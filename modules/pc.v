==> flow/design.v <==
module pc (
    input clk,
    input rst_n,
    input [1:0] MUX_output,  
    input [6:0] imm,  
    input [15:0] alu_out,  
    output [15:0] nxt_instr
);
reg [15:0] pc_reg;  
assign nxt_instr = pc_reg;  
wire [15:0] se_imm;  
assign se_imm = {{9{imm[6]}}, imm[6:0]};  
always @(posedge clk or negedge rst_n) 
begin
    if (!rst_n) 
    begin
        pc_reg <= 16'h0000;
    end 
    else 
    begin
        case (MUX_output)
            2'b00:
                pc_reg <= pc_reg + 1;
            2'b01:
                pc_reg <= pc_reg + 1 + se_imm;
            2'b10:
                pc_reg <= alu_out;
            default: 
                pc_reg <= pc_reg + 1;  
        endcase
    end
end
endmodule
==> Tool chain data of pc <==
Tool output for the design above, in the order of the flow.
Lines are those of the file above, counted from 1.
Operators: Yosys type, input widths -> output width; for muxes data width and select width s.
Cell names lack the library's common part.
{ "setup": {"design": "pc", "clk_port": "clk", "library": "sky130hd", "lib_corner": "tt_025C_1v80"} }

==> Word-level counts <==
Counts by Yosys on the flattened word-level netlist (proc, flatten, opt, wreduce; memories kept). Register bits leave out memories and registers merged into their read ports (data or address); mux counts leave out enables and synchronous resets folded into registers. Print and check cells are left out. Cells with the same type and inputs are merged into one.
{ "classes": {"n_eq": 2, "n_addsub": 2, "muxes": 1} }
{ "ops": {"columns": ["cell", "n"], "rows": [
  ["$pmux 16 s2", 1],
  ["$add 16x1->16 const B", 1],
  ["$add 16x16->16", 1],
  ["$eq 2x1->1 const B", 1],
  ["$eq 2x2->1 const B", 1]
]} }
{ "word_totals": {"wordCells": 6, "output_inout_bits": 16, "register_bits": 16, "input_bits": 27} }

==> Longest topological paths <==
Longest topological path by Yosys (ltp), each cell counted once; first at word level (registers and memories cut), then after technology mapping (sequential cells cut; the memories' decode and read muxes count).
{ "depth": {"word_depth": 3, "ABC_AREA": 0, "ltp_mapped": 12} }

==> Synthesis result <==
Source: synth_stat.txt of the flow (Yosys; design flattened, memories mapped). It holds for the ABC_AREA given above (unset counts as 0); a run with the other value may have another netlist.
Totals and module areas in this step are rounded.
{ "types": {"columns": ["type", "n", "area_total_um2"], "rows": [
  ["dfrtp_1", 16, 400.384],
  ["ha_1", 23, 287.776],
  ["xnor2_1", 15, 131.376],
  ["a21oi_1", 20, 100.096],
  ["nand2_1", 20, 75.072],
  ["xor2_1", 8, 70.067],
  ["nor2_1", 18, 67.565],
  ["a221oi_1", 6, 52.55],
  ["inv_1", 14, 52.55],
  ["a21o_1", 6, 45.043],
  ["and3_1", 7, 43.792],
  ["o21ai_0", 8, 40.038],
  ["o211ai_1", 5, 37.536],
  ["nand4_1", 5, 31.28],
  ["nand3_1", 5, 25.024],
  ["nor3_1", 5, 25.024],
  ["buf_6", 2, 22.522],
  ["o21a_1", 3, 22.522]
]} }
Not listed: further types 33, cells in them 41.
{ "mapped": {"ff_cells": 16, "stdcells": 227, "buf_cells": 5, "area_um2": 1900, "sequential_area_um2": 400} }

==> Path before layout <==
OpenSTA on the mapped netlist: ideal clock, no wires. The path of least setup slack (recovery checks aside). Input and output delay are each 20% of the period. Register names are those of the netlist, which keeps one name where synthesis merged equal registers.
{ "synth_path": {"path_kind": "register -> register", "from": "register pc_reg[0]", "to": "register pc_reg[13]", "arrival_ps": 2407, "clock_period_ps": 3490, "delay_ps": 2549, "stages": 13, "slack_ps": 941, "synth_period_reached_ps": 2549} }
"delay_ps" = arrival - input delay + setup time.
"stages" counts driving pins, that of a launching flip-flop among them; a cell with two outputs on the path counts twice.
"synth_period_reached_ps" is the clock period less the worst setup slack; recovery checks do not enter. This is arithmetic on one report: input and output delays are still those of the set period (20% each).
Between the ends stands the longest chain of elaborated cells between them, by number of cells; it is not shown to be the way that was timed. Of several equally long chains one is given.
Each line given opens the expression or statement behind the cell; cells for indexed reads and writes are added by Yosys, which also makes memories of some case tables.
At most two assigning lines are given for a register; there are more.
{ "synth_via": {"cell_sequence": "dfrtp_1 ha_1 nand3_2 nor2_4 nand2_1 xnor2_1 ha_1 a21o_1 a211o_1 a21oi_2 o21ai_1 xnor2_1 o221ai_1", "elab_chain_len": 3} }
{ "synth_rtl": {"columns": ["element", "line_no", "text"], "rows": [
  ["start: declaration", 9, "reg [15:0] pc_reg;"],
  ["start: assignment", 23, "pc_reg <= pc_reg + 1;"],
  ["start: assignment", 25, "pc_reg <= pc_reg + 1 + se_imm;"],
  ["$add 16x1->16", 25, null],
  ["$add 16x16->16", 25, null],
  ["$pmux 16 s2", 21, "case (MUX_output)"],
  ["end: assignment", 23, null],
  ["end: assignment", 25, null],
  ["end: declaration", 9, null]
]} }

Data sheet: physical implementation of pc

Stored flow runs of pc (2 of them; Yosys, OpenROAD, sky130hd). They differ in their settings and are not a sequence. Constraints: input delay and output delay 20% of the set period each, output load 0.01 pF.

Flow run A
==> flow/run.sh <==
#!/bin/bash
# the make line also repeats the synthesis and layout settings of config.mk as NAME=value (left out here)
make -C /OpenROAD-flow-scripts/flow DESIGN_CONFIG=/design/flow/config.mk WORK_HOME=/design/flow/orfs CLKGATE_MAP_FILE= finish
==> flow/config.mk <==
export PLATFORM = sky130hd
export DESIGN_NAME = pc
export DESIGN_NICKNAME = pc
export VERILOG_FILES = /design/flow/design.v
export SDC_FILE = /design/flow/constraint.sdc
export NUM_CORES = 4
export LEC_CHECK = 0
export CAP_MARGIN = 20
export CELL_PAD_IN_SITES_DETAIL_PLACEMENT = 1
export CORE_MARGIN = 2
export CORE_UTILIZATION = 60
export CTS_CLUSTER_SIZE = 78
export MIN_ROUTING_LAYER = met2
export PLACE_DENSITY = 0.52
export SETUP_SLACK_MARGIN = 0.13
export SLEW_MARGIN = 20
export TNS_END_PERCENT = 50
==> flow/constraint.sdc <==
create_clock -name core_clock -period 1.93 [get_ports {clk}]
set_input_delay 0.3860 -clock core_clock [delete_from_list [all_inputs] [get_ports {clk}]]
set_output_delay 0.3860 -clock core_clock [all_outputs]
set_load 0.01 [all_outputs]

==> results of flow run A, as JSON <==
{
  "outcome": "no results, placement failed with DPL-0033"
}

Flow run B
==> flow/run.sh <==
#!/bin/bash
# the make line also repeats the synthesis and layout settings of config.mk as NAME=value (left out here)
make -C /OpenROAD-flow-scripts/flow DESIGN_CONFIG=/design/flow/config.mk WORK_HOME=/design/flow/orfs CLKGATE_MAP_FILE= finish
==> flow/config.mk <==
export PLATFORM = sky130hd
export DESIGN_NAME = pc
export DESIGN_NICKNAME = pc
export VERILOG_FILES = /design/flow/design.v
export SDC_FILE = /design/flow/constraint.sdc
export NUM_CORES = 4
export LEC_CHECK = 0
export ABC_AREA = 1
export CAP_MARGIN = 20
export CELL_PAD_IN_SITES_DETAIL_PLACEMENT = 2
export CORE_ASPECT_RATIO = 1.96
export CORE_MARGIN = 2
export CORE_UTILIZATION = 65
export CTS_CLUSTER_DIAMETER = 114
export CTS_CLUSTER_SIZE = 28
export GPL_TIMING_DRIVEN = 0
export MAX_ROUTING_LAYER = met5
export PLACE_DENSITY_LB_ADDON = 0.26
export SETUP_SLACK_MARGIN = 0.04
export SLEW_MARGIN = 10
==> flow/constraint.sdc <==
create_clock -name core_clock -period 1.58 [get_ports {clk}]
set_input_delay 0.3160 -clock core_clock [delete_from_list [all_inputs] [get_ports {clk}]]
set_output_delay 0.3160 -clock core_clock [all_outputs]
set_load 0.01 [all_outputs]

==> results of flow run B, as JSON <==
{
  "outcome": "no results, placement failed with DPL-0033"
}
